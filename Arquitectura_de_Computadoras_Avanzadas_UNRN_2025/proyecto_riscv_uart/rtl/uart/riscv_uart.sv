==> flow/design.v <==
module band_rate_generator(
    input clk, reset,
    input [10:0] dvsr,   
    output reg tick
);
    reg [10:0] r_reg;
    reg [10:0] r_next;
    always @(posedge clk or posedge reset) begin
        if (reset)
            r_reg <= 0;
        else
            r_reg <= r_next;
    end
    always @* begin
        r_next = (r_reg == dvsr) ? 0 : r_reg + 1;
    end
    always @* begin
        tick = (r_reg == 1);
    end
endmodule
module fifo #(
    parameter DATA_WIDTH = 8,
    parameter FIFO_DEPTH = 16
)(
    input logic clk, reset,
    input logic wr_en, rd_en,
    input logic [DATA_WIDTH-1:0] w_data,
    output logic [DATA_WIDTH-1:0] r_data,
    output logic empty, full
);
    localparam ADDR_WIDTH = $clog2(FIFO_DEPTH);
    logic [DATA_WIDTH-1:0] mem [0:FIFO_DEPTH-1];
    logic [ADDR_WIDTH-1:0] w_ptr, r_ptr;
    logic [ADDR_WIDTH:0] fifo_count;
    always_ff @(posedge clk, posedge reset) begin
        if (reset) begin
            w_ptr <= 0;
            r_ptr <= 0;
            fifo_count <= 0;
        end else begin
            if (wr_en && !full) begin
                mem[w_ptr] <= w_data;
                w_ptr <= w_ptr + 1;
            end
            if (rd_en && !empty) begin
                r_data <= mem[r_ptr];
                r_ptr <= r_ptr + 1;
            end
            case ({wr_en && !full, rd_en && !empty})
                2'b01: fifo_count <= fifo_count - 1;
                2'b10: fifo_count <= fifo_count + 1;
                default: ;
            endcase
        end
    end
    assign empty = (fifo_count == 0);
    assign full = (fifo_count == FIFO_DEPTH);
endmodule
module receiver #(
    parameter DBIT = 8,
    parameter SB_TICK = 16
)(
    input clk, reset,
    input rx, s_tick,
    output reg [7:0] dout,
    output reg rx_done_tick
);
    localparam [1:0] idle = 2'b00, start = 2'b01, data = 2'b10, stop = 2'b11;
    reg [1:0] state_reg, state_next;
    reg [3:0] s_reg, s_next;
    reg [2:0] n_reg, n_next;
    reg [7:0] b_reg, b_next;
    always @(posedge clk or posedge reset) begin
        if (reset) begin
            state_reg <= idle;
            s_reg <= 0;
            n_reg <= 0;
            b_reg <= 0;
        end else begin
            state_reg <= state_next;
            s_reg <= s_next;
            n_reg <= n_next;
            b_reg <= b_next;
        end
    end
    always @* begin
        state_next = state_reg;
        s_next = s_reg;
        n_next = n_reg;
        b_next = b_reg;
        rx_done_tick = 1'b0;
        case (state_reg)
            idle:
                if (~rx) begin
                    state_next = start;
                    s_next = 0;
                end
            start:
                if (s_tick) begin
                    if (s_reg == 7) begin
                        state_next = data;
                        s_next = 0;
                        n_next = 0;
                    end else begin
                        s_next = s_reg + 1;
                    end
                end
            data:
                if (s_tick) begin
                    if (s_reg == 15) begin
                        s_next = 0;
                        b_next = {rx, b_reg[7:1]};
                        if (n_reg == (DBIT - 1)) begin
                            state_next = stop;
                        end else begin
                            n_next = n_reg + 1;
                        end
                    end else begin
                        s_next = s_reg + 1;
                    end
                end
            stop:
                if (s_tick) begin
                    if (s_reg == (SB_TICK - 1)) begin
                        state_next = idle;
                        rx_done_tick = 1'b1;
                    end else begin
                        s_next = s_reg + 1;
                    end
                end
        endcase
    end
    assign dout = b_reg;
endmodule
module riscv_uart #(
    parameter UART_BASE = 32'h00002000
)(
    input clk, reset,
    input rx,
    output tx,
    input [31:0] address,
    input [31:0] write_data,
    input mem_write,
    input mem_read,
    output reg [31:0] read_data
);
    wire [7:0] uart_r_data;
    wire uart_rd, uart_wr;
    wire uart_rx_empty, uart_tx_full;
    wire uart_selected = (address >= UART_BASE) && (address < UART_BASE + 8);
    uart_top uart (
        .clk(clk),
        .reset(reset),
        .rx(rx),
        .rd_uart(uart_rd),
        .r_data(uart_r_data),
        .rx_empty(uart_rx_empty),
        .wr_uart(uart_wr),
        .w_data(write_data[7:0]),
        .tx(tx),
        .tx_full(uart_tx_full)
    );
    assign uart_rd = uart_selected && mem_read && (address[2:0] == 3'b000);
    assign uart_wr = uart_selected && mem_write && (address[2:0] == 3'b000);
    always @* begin
        read_data = 32'b0;
        if (uart_selected && mem_read) begin
            case (address[2:0])
                3'b000: read_data = {24'b0, uart_r_data};   
                3'b100: read_data = {30'b0, uart_tx_full, uart_rx_empty};  
                default: read_data = 32'b0;
            endcase
        end
    end
endmodule
module transmitter #(
    parameter DBIT = 8,
    parameter SB_TICK = 16
)(
    input clk, reset,
    input tx_start, s_tick,
    input [7:0] din,
    output reg tx, tx_done_tick
);
    localparam [1:0] idle = 2'b00, start = 2'b01, data = 2'b10, stop = 2'b11;
    reg [1:0] state_reg, state_next;
    reg [3:0] s_reg, s_next;
    reg [2:0] n_reg, n_next;
    reg [7:0] b_reg, b_next;
    reg tx_reg, tx_next;
    always @(posedge clk or posedge reset) begin
        if (reset) begin
            state_reg <= idle;
            s_reg <= 0;
            n_reg <= 0;
            b_reg <= 0;
            tx_reg <= 1'b1;
        end else begin
            state_reg <= state_next;
            s_reg <= s_next;
            n_reg <= n_next;
            b_reg <= b_next;
            tx_reg <= tx_next;
        end
    end
    always @* begin
        state_next = state_reg;
        s_next = s_reg;
        n_next = n_reg;
        b_next = b_reg;
        tx_next = tx_reg;
        tx_done_tick = 1'b0;
        case (state_reg)
            idle: begin
                tx_next = 1'b1;
                if (tx_start) begin
                    state_next = start;
                    s_next = 0;
                    b_next = din;
                end
            end
            start: begin
                tx_next = 1'b0;
                if (s_tick) begin
                    if (s_reg == 15) begin
                        state_next = data;
                        s_next = 0;
                        n_next = 0;
                    end else begin
                        s_next = s_reg + 1;
                    end
                end
            end
            data: begin
                tx_next = b_reg[0];
                if (s_tick) begin
                    if (s_reg == 15) begin
                        s_next = 0;
                        b_next = {1'b0, b_reg[7:1]};
                        if (n_reg == (DBIT - 1)) begin
                            state_next = stop;
                        end else begin
                            n_next = n_reg + 1;
                        end
                    end else begin
                        s_next = s_reg + 1;
                    end
                end
            end
            stop: begin
                tx_next = 1'b1;
                if (s_tick) begin
                    if (s_reg == (SB_TICK - 1)) begin
                        state_next = idle;
                        tx_done_tick = 1'b1;
                    end else begin
                        s_next = s_reg + 1;
                    end
                end
            end
            default: begin
                state_next = idle;
                tx_next = 1'b1;
            end
        endcase
    end
    assign tx = tx_reg;
endmodule
module uart_top  #(
    parameter DBIT = 8,
    parameter FIFO_DEPTH = 16,
    parameter DVSR = 32   
)(
    input clk, reset,
    input rx, rd_uart,
    output [7:0] r_data,
    output rx_empty,
    input wr_uart,
    input [7:0] w_data,
    output tx,
    output tx_full
);
    wire tick;
    wire rx_done_tick, tx_done_tick;
    wire tx_fifo_not_empty;
    wire [7:0] tx_fifo_out;
    wire [7:0] rx_to_fifo;
    wire [10:0] dvsr_11bit = DVSR[10:0];
    band_rate_generator brg_unit (
        .clk(clk),
        .reset(reset),
        .dvsr(dvsr_11bit),   
        .tick(tick)
    );
    receiver #(.DBIT(DBIT)) rx_unit (
        .clk(clk),
        .reset(reset),
        .rx(rx),
        .s_tick(tick),
        .dout(rx_to_fifo),
        .rx_done_tick(rx_done_tick)
    );
    fifo #(.DATA_WIDTH(DBIT), .FIFO_DEPTH(FIFO_DEPTH)) rx_fifo (
        .clk(clk),
        .reset(reset),
        .wr_en(rx_done_tick),
        .rd_en(rd_uart),
        .w_data(rx_to_fifo),
        .r_data(r_data),
        .empty(rx_empty),
        .full()
    );
    fifo #(.DATA_WIDTH(DBIT), .FIFO_DEPTH(FIFO_DEPTH)) tx_fifo (
        .clk(clk),
        .reset(reset),
        .wr_en(wr_uart),
        .rd_en(tx_done_tick),
        .w_data(w_data),
        .r_data(tx_fifo_out),
        .empty(tx_fifo_not_empty),
        .full(tx_full)
    );
    transmitter #(.DBIT(DBIT)) tx_unit (
        .clk(clk),
        .reset(reset),
        .tx_start(tx_fifo_not_empty),
        .s_tick(tick),
        .din(tx_fifo_out),
        .tx(tx),
        .tx_done_tick(tx_done_tick)
    );
endmodule
Reports on riscv_uart
What the tools print for riscv_uart, step after step. Line numbers count from 1 in the design file above. Operators carry their Yosys type and port widths (W data, S select, Z words). Library cell names are shortened. A cell with - has no value.

Design top: riscv_uart. Clock: clk. Cell library: sky130hd. Corner: tt_025C_1v80.

Word level
Source: Yosys, flattened and elaborated. Widths are those after wreduce. Registers that Yosys merges into a memory's read port (data or address) are not register bits. Print and check cells do not count. Equal cells are merged and count once.

Register bits: 344. Under input port bits stands 69. Under output and inout bits stands 33. The figure for word-level cells is 309.

Under add/sub/neg operators stands 13. The figure for $lt $le $gt $ge is 2. The entry for equal/unequal tests reads 101. The entry for muxes and demuxes reads 65. Under bitwise operators stands 5. For reduce/logical cells the number is 73.

Operator list (number): $pmux W8 S16 (2); $eq A4 B4 Y1 const B (34); $reduce_and A3 Y1 (33); $eq A4 B3 Y1 const B (17); $mux W8 (7); $mux W4 (12); $ge A32 B14 Y1 const B (1); $lt A32 B14 Y1 const B (1); $eq A4 B2 Y1 const B (8); $mux W2 (16); $pmux W8 S2 (2); $mux W3 (10); $ne A2 B2 Y1 const B (13); $add A4 B1 Y4 const B (6); $pmux W5 S2 (2); $ne A2 B1 Y1 const B (8); $eq A4 B1 Y1 const B (4); $logic_not A4 Y1 (4); $reduce_and A8 Y1 (2); $pmux W4 S4 (1); $pmux W2 S4 (2); $eq A2 B2 Y1 const B (6); $reduce_and A6 Y1 (2); $pmux W4 S3 (1); $pmux W3 S2 (2); $add A11 B1 Y11 const B (1); $eq A11 B1 Y1 const B (1); $eq A11 B6 Y1 const B (1).

Other operator kinds: 22; their cells: 60.

Depth
Depth = most cells in a row (Yosys ltp): at word level without a register or memory, in the mapped netlist without a sequential cell, where the memories' decode and read muxes count.

For depth in word-level cells the number is 7. Under ABC_AREA stands 0. The figure for depth in mapped cells is 14. Under mapped depth without buffers stands 13.

Netlist
The flow's flattened synthesis, as Yosys stat reports it; memories are mapped. The netlist is that of the ABC_AREA named above (0 if unset); the other value can give another one. The area totals of this step are shown rounded.

Under standard cells after synthesis stands 1092. The entry for chip area (Yosys) reads 0.0149 mm2. The entry for area of sequential cells reads 0.0101 mm2. The entry for flip-flop cells reads 348. Under buffers stands 86.

Cells by type: edfxtp_1 (number 272, area in all 8.17E+03 um2); dfrtp_1 (number 73, area in all 1.83E+03 um2); ha_1 (number 33, area in all 412.896 um2); a22oi_1 (number 43, area in all 322.81 um2); nand2_1 (number 77, area in all 289.027 um2); nand3_1 (number 52, area in all 260.25 um2); xnor2_1 (number 24, area in all 210.202 um2); a21oi_1 (number 41, area in all 205.197 um2); nor2_1 (number 53, area in all 198.941 um2); a222oi_1 (number 18, area in all 180.173 um2); buf_4 (number 24, area in all 180.173 um2); mux2_2 (number 16, area in all 180.173 um2); o21ai_0 (number 35, area in all 175.168 um2); clkbuf_1 (number 39, area in all 146.39 um2); nand4_1 (number 21, area in all 131.376 um2); mux2i_1 (number 13, area in all 130.125 um2); a221oi_1 (number 14, area in all 122.618 um2); a31oi_1 (number 19, area in all 118.864 um2).

Not listed: further types 57, cells in them 225. The figures by module come from a second, unflattened synthesis with its own total; it is not the netlist above.

Cells (unflattened synthesis): 1064. Area total of the unflattened synthesis: 0.0154 mm2.

Each row is one instance without its submodules.

By module: fifo (times used 2, cells 372, area 0.00606 mm2, sequential area 0.00441 mm2); transmitter (DBIT=8) (times used 1, cells 100, area 0.00103 mm2, sequential area 0.000503 mm2); receiver (DBIT=8) (times used 1, cells 91, area 0.001 mm2, sequential area 0.000477 mm2); band_rate_generator (times used 1, cells 72, area 0.000714 mm2, sequential area 0.000275 mm2); riscv_uart (times used 1, cells 55, area 0.000488 mm2, sequential area 0 mm2); uart_top (times used 1, cells 2, area 0.0000075 mm2, sequential area 0 mm2).

Path before layout
Path of least setup slack by OpenSTA after synthesis, without wires, with an ideal clock, recovery checks aside; 20% of the period is set as input and as output delay. Where synthesis merged equal registers, the netlist keeps one of their names.

Path type: input-to-reg. From: input reset. To: register uart.tx_fifo.mem[15][0]. Under clock period stands 5080 ps. The entry for external input delay reads 1016 ps. For setup time the number is 383 ps. Under time at the first pin stands 1016 ps. For data arrival time the number is 3817 ps. The figure for data required time is 4697 ps. Path slack: 880 ps. For path delay the number is 3184 ps. For stages on the path the number is 4. Under path buffers stands 1. The figure for synthesis period reached is 4200 ps.

"path delay" is the arrival time less input delay plus setup time. "stages on the path" counts driving pins, that of a launching flip-flop among them; a cell with two outputs on the path counts twice. "synthesis period reached" = period - worst setup slack (recovery checks aside). The figure is calculated, with input and output delays left at 20% of the set period. Between the ends stands the longest chain of elaborated cells between them, by number of cells; it is not shown to be the way that was timed. Of several equally long chains one is given. Each line given opens the expression or statement behind the cell; cells for indexed reads and writes are added by Yosys, which also makes memories of some case tables.

Path through: clkbuf_1 inv_1 nand2_1 nor3_1. The entry for length of the longest elaborated chain reads 2. Elaborated cells on any way between the ends: 2. The entry for RTL lines with such cells reads 0. Classes of those cells: logic (1); reduce/logical (1).

RTL lines, path post-synthesis: from (decl) (line 138) `input clk, reset,`; $not A1 Y1; $reduce_and A3 Y1; to (assign) (line 42) `mem[w_ptr] <= w_data;`; to (decl) (line 32) `logic [DATA_WIDTH-1:0] mem [0:FIFO_DEPTH-1];`.

Path in the finished layout
Path of least setup slack in the final report of run 1 (OpenROAD, finished layout, wires in). Where an end is a register, its clock arrival counts in the times. The report prints the path's times to 10 ps; the period is as set.

Path type: input-to-output. From: input address[20]. To: output read_data[2]. Under clock period stands 5700 ps. The entry for external input delay reads 1140 ps. For output delay the number is 1140 ps. Under time at the first pin stands 1140 ps. For data arrival time the number is 3330 ps. The figure for data required time is 4560 ps. Path slack: 1230 ps. For stages on the path the number is 7. Under path buffers stands 2.

Between the ends stands the longest chain of elaborated cells between them, by number of cells; it is not shown to be the way that was timed. Of several equally long chains one is given.

Path through: clkdlybuf4s50_1 nor4_2 nand4_1 or2_4 nor2_4 and2_1 clkdlybuf4s50_1. The entry for length of the longest elaborated chain reads 4. Elaborated cells on any way between the ends: 5. Classes of those cells: compare (2); mux (1); reduce/logical (2).

RTL lines, path post-layout: from (decl) (line 141) `input [31:0] address,`; $ge A32 B14 Y1 (line 150) `wire uart_selected = (address >= UART_BASE) && (address < UART_BASE + 8);`; $logic_and A1 B1 Y1 (line 150); $logic_and A1 B1 Y1 (line 167) `if (uart_selected && mem_read) begin`; $mux W8 (line 167); to (decl) (line 145) `output reg [31:0] read_data`.

Subject: flow runs of riscv_uart

Hi,

Top module riscv_uart; platform sky130hd; tools Yosys and OpenROAD; 2 stored runs in no particular order. Input and output delays are each 20% of the period that was set; the output load is 0.01 pF. "reached clock period" = clock period - worst setup slack. The figure is calculated, with input and output delays left at 20% of the set period. "worst path time" means the part of the period allowed to the worst setup path (the constraints hold back 20% at inputs and 20% at outputs) less its slack; where the path has registers, the arrival times of their clocks count too. By "total power of the final layout" is meant OpenSTA's value without simulated activity: inputs other than the clock are taken to toggle once in ten clock periods, and the tool carries that through the logic. "worst path time" is known to 10 ps. The measured numbers are rounded.

Files of run 1:
==> flow/run.sh <==
#!/bin/bash
# the make line also repeats the synthesis and layout settings of config.mk as NAME=value (left out here)
make -C /OpenROAD-flow-scripts/flow DESIGN_CONFIG=/design/flow/config.mk WORK_HOME=/design/flow/orfs CLKGATE_MAP_FILE= finish
==> flow/config.mk <==
export PLATFORM = sky130hd
export DESIGN_NAME = riscv_uart
export DESIGN_NICKNAME = riscv_uart
export VERILOG_FILES = /design/flow/design.v
export SDC_FILE = /design/flow/constraint.sdc
export NUM_CORES = 4
export LEC_CHECK = 0
export CAP_MARGIN = 20
export CELL_PAD_IN_SITES_DETAIL_PLACEMENT = 2
export CELL_PAD_IN_SITES_GLOBAL_PLACEMENT = 0
export CORE_ASPECT_RATIO = 1.8
export CORE_MARGIN = 2
export CORE_UTILIZATION = 46
export CTS_CLUSTER_SIZE = 82
export GPL_ROUTABILITY_DRIVEN = 1
export HOLD_SLACK_MARGIN = -0.02
export PLACE_DENSITY_LB_ADDON = 0.26
export SETUP_SLACK_MARGIN = 1.42
export SLEW_MARGIN = 20
export TNS_END_PERCENT = 30
==> flow/constraint.sdc <==
create_clock -name core_clock -period 5.7 [get_ports {clk}]
set_input_delay 1.1400 -clock core_clock [delete_from_list [all_inputs] [get_ports {clk}]]
set_output_delay 1.1400 -clock core_clock [all_outputs]
set_load 0.01 [all_outputs]

Results of run 1. The worst path time comes to 2190 ps. Worst setup path type: input-to-output. The chip area in the Yosys report reads 0.0149 mm2. The die area comes to 0.0339 mm2. The worst slack on setup checks stands at 1230 ps. The std-cell area (final layout) reads 0.017 mm2. The reached clock period reads 4467 ps. For the worst hold slack after layout the run shows 469 ps. The total power of the final layout stands at 0.00502 W.

Files of run 2:
==> flow/run.sh <==
#!/bin/bash
# the make line also repeats the synthesis and layout settings of config.mk as NAME=value (left out here)
make -C /OpenROAD-flow-scripts/flow DESIGN_CONFIG=/design/flow/config.mk WORK_HOME=/design/flow/orfs CLKGATE_MAP_FILE= finish
==> flow/config.mk <==
export PLATFORM = sky130hd
export DESIGN_NAME = riscv_uart
export DESIGN_NICKNAME = riscv_uart
export VERILOG_FILES = /design/flow/design.v
export SDC_FILE = /design/flow/constraint.sdc
export NUM_CORES = 4
export LEC_CHECK = 0
export ABC_AREA = 0
export CAP_MARGIN = 20
export CELL_PAD_IN_SITES_DETAIL_PLACEMENT = 1
export CORE_MARGIN = 6
export CORE_UTILIZATION = 25
export CTS_CLUSTER_DIAMETER = 361
export HOLD_SLACK_MARGIN = 0.3
export MAX_ROUTING_LAYER = met4
export PLACE_DENSITY_LB_ADDON = 0.08
export SETUP_SLACK_MARGIN = 1.1
export SLEW_MARGIN = 10
==> flow/constraint.sdc <==
create_clock -name core_clock -period 4.12 [get_ports {clk}]
set_input_delay 0.8240 -clock core_clock [delete_from_list [all_inputs] [get_ports {clk}]]
set_output_delay 0.8240 -clock core_clock [all_outputs]
set_load 0.01 [all_outputs]

Results of run 2. The die area comes to 0.0656 mm2. The chip area in the Yosys report reads 0.0149 mm2. The total power of the final layout stands at 0.00774 W. The worst slack on setup checks stands at 1080 ps. The worst path time comes to 1390 ps. Worst setup path type: input-to-output. The reached clock period reads 3043 ps. For the worst hold slack after layout the run shows 487 ps. The std-cell area (final layout) reads 0.0182 mm2.

Regards
