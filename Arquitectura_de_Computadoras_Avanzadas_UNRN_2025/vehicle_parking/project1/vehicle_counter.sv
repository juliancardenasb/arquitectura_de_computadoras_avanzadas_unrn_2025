==> flow/design.v <==
module vehicle_counter (
    input  logic clk,            
    input  logic btnC,           
    input  logic S1,             
    input  logic S2,             
    output logic [6:0] seg,      
    output logic [7:0] an,       
    output logic entering,       
    output logic exiting         
);
    typedef enum logic [2:0] {
        IDLE,            
        S1_ACTIVE,       
        S2_ACTIVE,       
        ENTERING,        
        EXITING,         
        WAIT_RELEASE     
    } state_t;
    state_t current_state, next_state;
    typedef enum logic [3:0] {
        C_IDLE,          
        C_INC,           
        C_DEC,           
        C_NO_ACTION      
    } counter_state_t;
    counter_state_t counter_current, counter_next;
    logic [6:0] count;                  
    logic [3:0] tens_digit, ones_digit;  
    logic [26:0] one_second_counter;    
    logic one_second_pulse;             
    logic [19:0] refresh_counter;       
    logic btnC_sync;                    
    logic S1_sync, S2_sync;             
    logic S1_prev, S2_prev;             
    always_ff @(posedge clk) begin
        btnC_sync <= btnC;
        S1_sync <= S1;
        S2_sync <= S2;
        S1_prev <= S1_sync;
        S2_prev <= S2_sync;
    end
    logic S1_rising, S2_rising, S1_falling, S2_falling;
    assign S1_rising = S1_sync && !S1_prev;
    assign S2_rising = S2_sync && !S2_prev;
    assign S1_falling = !S1_sync && S1_prev;
    assign S2_falling = !S2_sync && S2_prev;
    always_ff @(posedge clk) begin
        if (btnC_sync) begin
            one_second_counter <= 0;
            one_second_pulse <= 0;
        end else if (one_second_counter >= 27'd100_000_000 - 1) begin
            one_second_counter <= 0;
            one_second_pulse <= 1'b1;
        end else begin
            one_second_counter <= one_second_counter + 1;
            one_second_pulse <= 1'b0;
        end
    end
    always_ff @(posedge clk) begin
        if (btnC_sync) begin
            current_state <= IDLE;
        end else begin
            current_state <= next_state;
        end
    end
    always_comb begin
        next_state = current_state;
        case (current_state)
            IDLE: begin
                if (S1_rising && !S2_sync)
                    next_state = S1_ACTIVE;
                else if (S2_rising && !S1_sync)
                    next_state = S2_ACTIVE;
            end
            S1_ACTIVE: begin
                if (S2_rising) 
                    next_state = ENTERING;       
                else if (S1_falling)
                    next_state = IDLE;           
                else if (S2_sync)
                    next_state = EXITING;        
            end
            S2_ACTIVE: begin
                if (S1_rising)
                    next_state = EXITING;        
                else if (S2_falling)
                    next_state = IDLE;           
                else if (S1_sync)
                    next_state = ENTERING;       
            end
            ENTERING: begin
                next_state = WAIT_RELEASE;
            end
            EXITING: begin
                next_state = WAIT_RELEASE;
            end
            WAIT_RELEASE: begin
                if (!S1_sync && !S2_sync)
                    next_state = IDLE;
            end
        endcase
    end
    always_comb begin
        entering = 1'b0;
        exiting = 1'b0;
        case (current_state)
            ENTERING: entering = 1'b1;
            EXITING:  exiting = 1'b1;
            default: {entering, exiting} = 2'b00;
        endcase
    end
    always_ff @(posedge clk) begin
        if (btnC_sync) begin
            counter_current <= C_IDLE;
        end else begin
            counter_current <= counter_next;
        end
    end
    always_comb begin
        counter_next = counter_current;
        case (counter_current)
            C_IDLE: begin
                if (entering && count < 7'd99)
                    counter_next = C_INC;
                else if (exiting && count > 7'd0)
                    counter_next = C_DEC;
                else if ((entering && count == 7'd99) || (exiting && count == 7'd0))
                    counter_next = C_NO_ACTION;
            end
            C_INC, C_DEC, C_NO_ACTION: begin
                counter_next = C_IDLE;
            end
        endcase
    end
    always_ff @(posedge clk) begin
        if (btnC_sync) begin
            count <= 7'd0;
        end else begin
            case (counter_current)
                C_INC: count <= count + 1;
                C_DEC: count <= count - 1;
                default: count <= count;
            endcase
        end
    end
    always_comb begin
        tens_digit = count / 10;
        ones_digit = count % 10;
    end
    always_ff @(posedge clk) begin
        refresh_counter <= refresh_counter + 1;
    end
    always_comb begin
        an = 8'b11111111;
        if (refresh_counter[19] == 1'b0) begin
            an[0] = 1'b0;
            seg = seg7_decoder(ones_digit);
        end else begin
            an[1] = 1'b0;
            seg = seg7_decoder(tens_digit);
        end
    end
    function logic [6:0] seg7_decoder(input logic [3:0] bin);
        case (bin)
            4'h0: seg7_decoder = 7'b1000000;   
            4'h1: seg7_decoder = 7'b1111001;   
            4'h2: seg7_decoder = 7'b0100100;   
            4'h3: seg7_decoder = 7'b0110000;   
            4'h4: seg7_decoder = 7'b0011001;   
            4'h5: seg7_decoder = 7'b0010010;   
            4'h6: seg7_decoder = 7'b0000010;   
            4'h7: seg7_decoder = 7'b1111000;   
            4'h8: seg7_decoder = 7'b0000000;   
            4'h9: seg7_decoder = 7'b0010000;   
            default: seg7_decoder = 7'b1111111;
        endcase
    endfunction
endmodule
Tool chain data of vehicle_counter
What the tools print for vehicle_counter, step after step.
Lines are those of the file above, counted from 1.
Operators carry their Yosys type and port widths (W data, S select, Z words).
Library cell names are shortened.
{ "design": {"top": "vehicle_counter", "clk_port": "clk", "cell_library": "sky130hd", "corner": "tt_025C_1v80"} }

Elaborated design
Counts by Yosys on the flattened word-level netlist (proc, flatten, opt, wreduce; memories kept). Register bits leave out memories and registers merged into their read ports (data or address). Print and check cells are left out. Cells with the same type and inputs are merged into one.
Memory sizes are those after Yosys's memory passes, which may raise the word count (mostly to a power of two), join words into wider ones and drop unused or constant bits.
{ "word_totals": {"reg_bits": 39, "mem_bits_ro": 224, "mem_count": 2, "input_bits": 4, "out_inout_bits": 17, "wordCells": 78} }
{ "memory_table": {"columns": ["memory", "size", "word_bits", "rd", "write_ports", "line_no", "text"], "rows": [
  ["(name not given)", 16, 7, 1, 0, 164, "case (bin)"],
  ["(name not given)", 16, 7, 1, 0, 164, null]
]} }
{ "op_classes": {"n_addsub": 3, "n_div": 2, "compare": 2, "n_eq": 14, "muxes": 20, "reduce_logical": 26} }
{ "op_table": {"columns": ["cell", "count"], "rows": [
  ["$div A7 B4 Y32 const B", 1],
  ["$mod A7 B4 Y32 const B", 1],
  ["$mux W3", 9],
  ["$add A20 B1 Y20 const B", 1],
  ["$pmux W3 S5", 1],
  ["$pmux W7 S2", 1],
  ["$ne A4 B4 Y1 const B", 3],
  ["$mux W4", 3],
  ["$logic_and A1 B1 Y1", 11],
  ["$eq A4 B2 Y1 const B", 2],
  ["$pmux W4 S2", 1],
  ["$add A7 B1 Y7 const B", 1],
  ["$sub A7 B1 Y7 const B", 1],
  ["$gt A7 B1 Y1 const B", 1],
  ["$lt A7 B7 Y1 const B", 1],
  ["$eq A7 B7 Y1 const B", 1],
  ["$logic_not A7 Y1", 1],
  ["$mux W7", 1],
  ["$eq A3 B2 Y1 const B", 2],
  ["$eq A3 B3 Y1 const B", 2],
  ["$reduce_and A5 Y1", 1],
  ["$reduce_bool A5 Y1", 1],
  ["$logic_not A1 Y1", 4],
  ["$reduce_bool A2 Y1", 2],
  ["$eq A4 B1 Y1 const B", 1],
  ["$logic_not A4 Y1", 1],
  ["$mux W1", 4],
  ["$eq A3 B1 Y1 const B", 1]
]} }
Not listed: further kinds 7, cells in them 7.

Logic depth
Longest topological path by Yosys (ltp), each cell counted once; first at word level (registers and memories cut), then after technology mapping (sequential cells cut; the memories' decode and read muxes count).
{ "logic_depth": {"depth_word": 8, "abc_area": 0, "mapped_depth": 22, "ltp_nobuf": 19} }

After synthesis
The flow's flattened synthesis, as Yosys stat reports it; memories are mapped. The netlist is that of the ABC_AREA named above (0 if unset); the other value can give another one.
Totals and module areas in this step are rounded.
{ "synth_totals": {"mapped_cells": 369, "synth_area_um2": 2900, "seq_area_um2": 841, "ffs": 42, "buffers": 21} }
{ "by_type": {"columns": ["cell_type", "count", "type_area_um2"], "rows": [
  ["dfxtp_1", 42, 840.806],
  ["ha_1", 17, 212.704],
  ["xnor2_1", 17, 148.893],
  ["nor2_1", 39, 146.39],
  ["a21oi_1", 28, 140.134],
  ["o21ai_0", 22, 110.106],
  ["nand2_1", 27, 101.347],
  ["nand3_1", 16, 80.077],
  ["xor2_1", 8, 70.067],
  ["inv_1", 17, 63.811],
  ["buf_4", 7, 52.55],
  ["a21o_1", 6, 45.043],
  ["o31ai_1", 6, 45.043],
  ["nor2b_1", 7, 43.792],
  ["nor3_1", 8, 40.038],
  ["and2_1", 6, 37.536],
  ["o211ai_1", 5, 37.536],
  ["buf_2", 7, 35.034]
]} }
Not listed: further types 45, cells in them 84.

Worst setup path after synthesis
OpenSTA on the mapped netlist: ideal clock, no wires. The path of least setup slack (recovery checks aside). Input and output delay are each 20% of the period. Register names are those of the netlist, which keeps one name where synthesis merged equal registers.
{ "synth_timing": {"kind": "register to output", "startpoint": "register count[5]", "endpoint": "output port seg[6]", "period_ps": 5110, "output_delay_ps": 1022, "launch_ps": 0, "arrival_time_ps": 3831, "required_time_ps": 4088, "path_slack_ps": 257, "delay_ps": 3831, "stages": 19, "path_buffers": 2, "period_less_setup_slack_ps": 4853} }
"delay_ps" is the arrival time less input delay plus setup time.
A path that ends at an output port has no setup time.
"stages": output pins that drive a net of the path, with the launching flip-flop's if there is one; two outputs of one cell count as two.
"period_less_setup_slack_ps" = period - worst setup slack (recovery checks aside). The figure is calculated, with input and output delays left at 20% of the set period.
The rows between start and end are the longest chain of elaborated cells between them; the timing report does not say that the signal goes this way. Where chains are equally long, one stands for them.
A line is the first line of the expression or statement that the cell stems from. Yosys adds cells for indexed reads and writes and turns some case tables into memories.
The chain passes a memory read, where the word-level depth is cut; so it can be longer than that depth.
A register here has more assigning lines than the two given.
{ "synth_via": {"cell_sequence": "dfxtp_1 -> buf_2 -> nor2_2 -> inv_1 -> ha_1 -> nand2b_1 -> and3_1 -> or3_1 -> buf_2 -> o31a_2 -> nor2_2 -> nand2_2 -> inv_2 -> xnor2_1 -> ha_1 -> nor3_1 -> o21ai_0 -> a21oi_1 -> o41ai_1", "elab_chain_cells": 3, "cells_between": 5, "cone_lines": 4, "classes_between": "div: 2; mux: 1; memory: 2"} }
{ "synth_rtl": {"columns": ["item", "line_no", "text"], "rows": [
  ["start: declaration", 27, "logic [6:0] count;"],
  ["start: assignment", 140, "C_INC: count <= count + 1;"],
  ["start: assignment", 141, "C_DEC: count <= count - 1;"],
  ["$mod A7 B4 Y32", 148, "ones_digit = count % 10;"],
  ["$mem_v2 Z16 W7", 164, "case (bin)"],
  ["$mux W7", 155, "if (refresh_counter[19] == 1'b0) begin"],
  ["end: declaration", 6, "output logic [6:0] seg,"]
]} }

Path in the finished layout
From the final timing report of job 1: the path of least setup slack in the routed layout; clock arrival at registers is part of the times.
The path's times are printed in steps of 10 ps; the period is the one set.
{ "layout_timing": {"kind": "register to output", "startpoint": "register count[4]", "endpoint": "output port seg[1]", "period_ps": 5140, "output_delay_ps": 1030, "launch_ps": 290, "arrival_time_ps": 3940, "required_time_ps": 4110, "path_slack_ps": 170, "stages": 18, "path_buffers": 2} }
The rows between start and end are the longest chain of elaborated cells between them; the timing report does not say that the signal goes this way. Where chains are equally long, one stands for them.
The chain passes a memory read, where the word-level depth is cut; so it can be longer than that depth.
A register here has more assigning lines than the two given.
{ "layout_via": {"cell_sequence": "dfxtp_1 -> nor2_2 -> inv_2 -> ha_4 -> o211ai_1 -> a31oi_2 -> or3_4 -> o311ai_4 -> o211ai_1 -> nor2_2 -> nand2_2 -> inv_2 -> xnor2_2 -> ha_1 -> buf_4 -> nor2_1 -> o32a_1 -> clkdlybuf4s50_1", "elab_chain_cells": 3, "cells_between": 5, "cone_lines": 4, "classes_between": "div: 2; mux: 1; memory: 2"} }
{ "layout_rtl": {"columns": ["item", "line_no", "text"], "rows": [
  ["start: declaration", 27, "logic [6:0] count;"],
  ["start: assignment", 140, "C_INC: count <= count + 1;"],
  ["start: assignment", 141, "C_DEC: count <= count - 1;"],
  ["$mod A7 B4 Y32", 148, "ones_digit = count % 10;"],
  ["$mem_v2 Z16 W7", 164, "case (bin)"],
  ["$mux W7", 155, "if (refresh_counter[19] == 1'b0) begin"],
  ["end: declaration", 6, "output logic [6:0] seg,"]
]} }

Hand-over note for vehicle_counter

Settings and measured results of 2 stored flow runs for module vehicle_counter (sky130hd), not sorted in any way. The constraints put input and output delay at 20% of the set period each and load the outputs with 0.01 pF.
"period achieved" means the clock period less the worst setup slack. The figure is calculated, with input and output delays left at 20% of the set period.
"total power after layout": no workload was simulated; the value follows from the tool's default switching activity.
Measured values are rounded.

==> job 1: settings <==
{ "period_ns": 5.14, "CORE_UTILIZATION": 56, "CAP_MARGIN": 20, "CORE_MARGIN": 2, "SLEW_MARGIN": 20 }
==> job 1: results <==
cell area after synthesis: 2,900 um^2
die area: 5,770 um^2
standard-cell area of the final layout: 3,350 um^2
post-route utilization: 66.4%
smallest setup slack: 167 ps
sum of negative setup slack: 0 ps
worst hold slack after layout: 414 ps
total power after layout: 0.547 mW
period achieved: 4,973 ps

==> job 2: settings <==
{ "period_ns": 6.39, "CORE_UTILIZATION": 72, "SETUP_SLACK_MARGIN": 0.02, "PLACE_DENSITY": 0.52, "CORE_ASPECT_RATIO": 0.93, "CELL_PAD_IN_SITES_GLOBAL_PLACEMENT": 3, "GPL_TIMING_DRIVEN": 0, "GPL_ROUTABILITY_DRIVEN": 0, "CTS_CLUSTER_DIAMETER": 374, "SLEW_MARGIN": 25, "MIN_ROUTING_LAYER": "met2", "MAX_ROUTING_LAYER": "met5", "CAP_MARGIN": 20, "CORE_MARGIN": 2 }
==> job 2: results <==
no results, placement failed with GPL-0301

End of note.
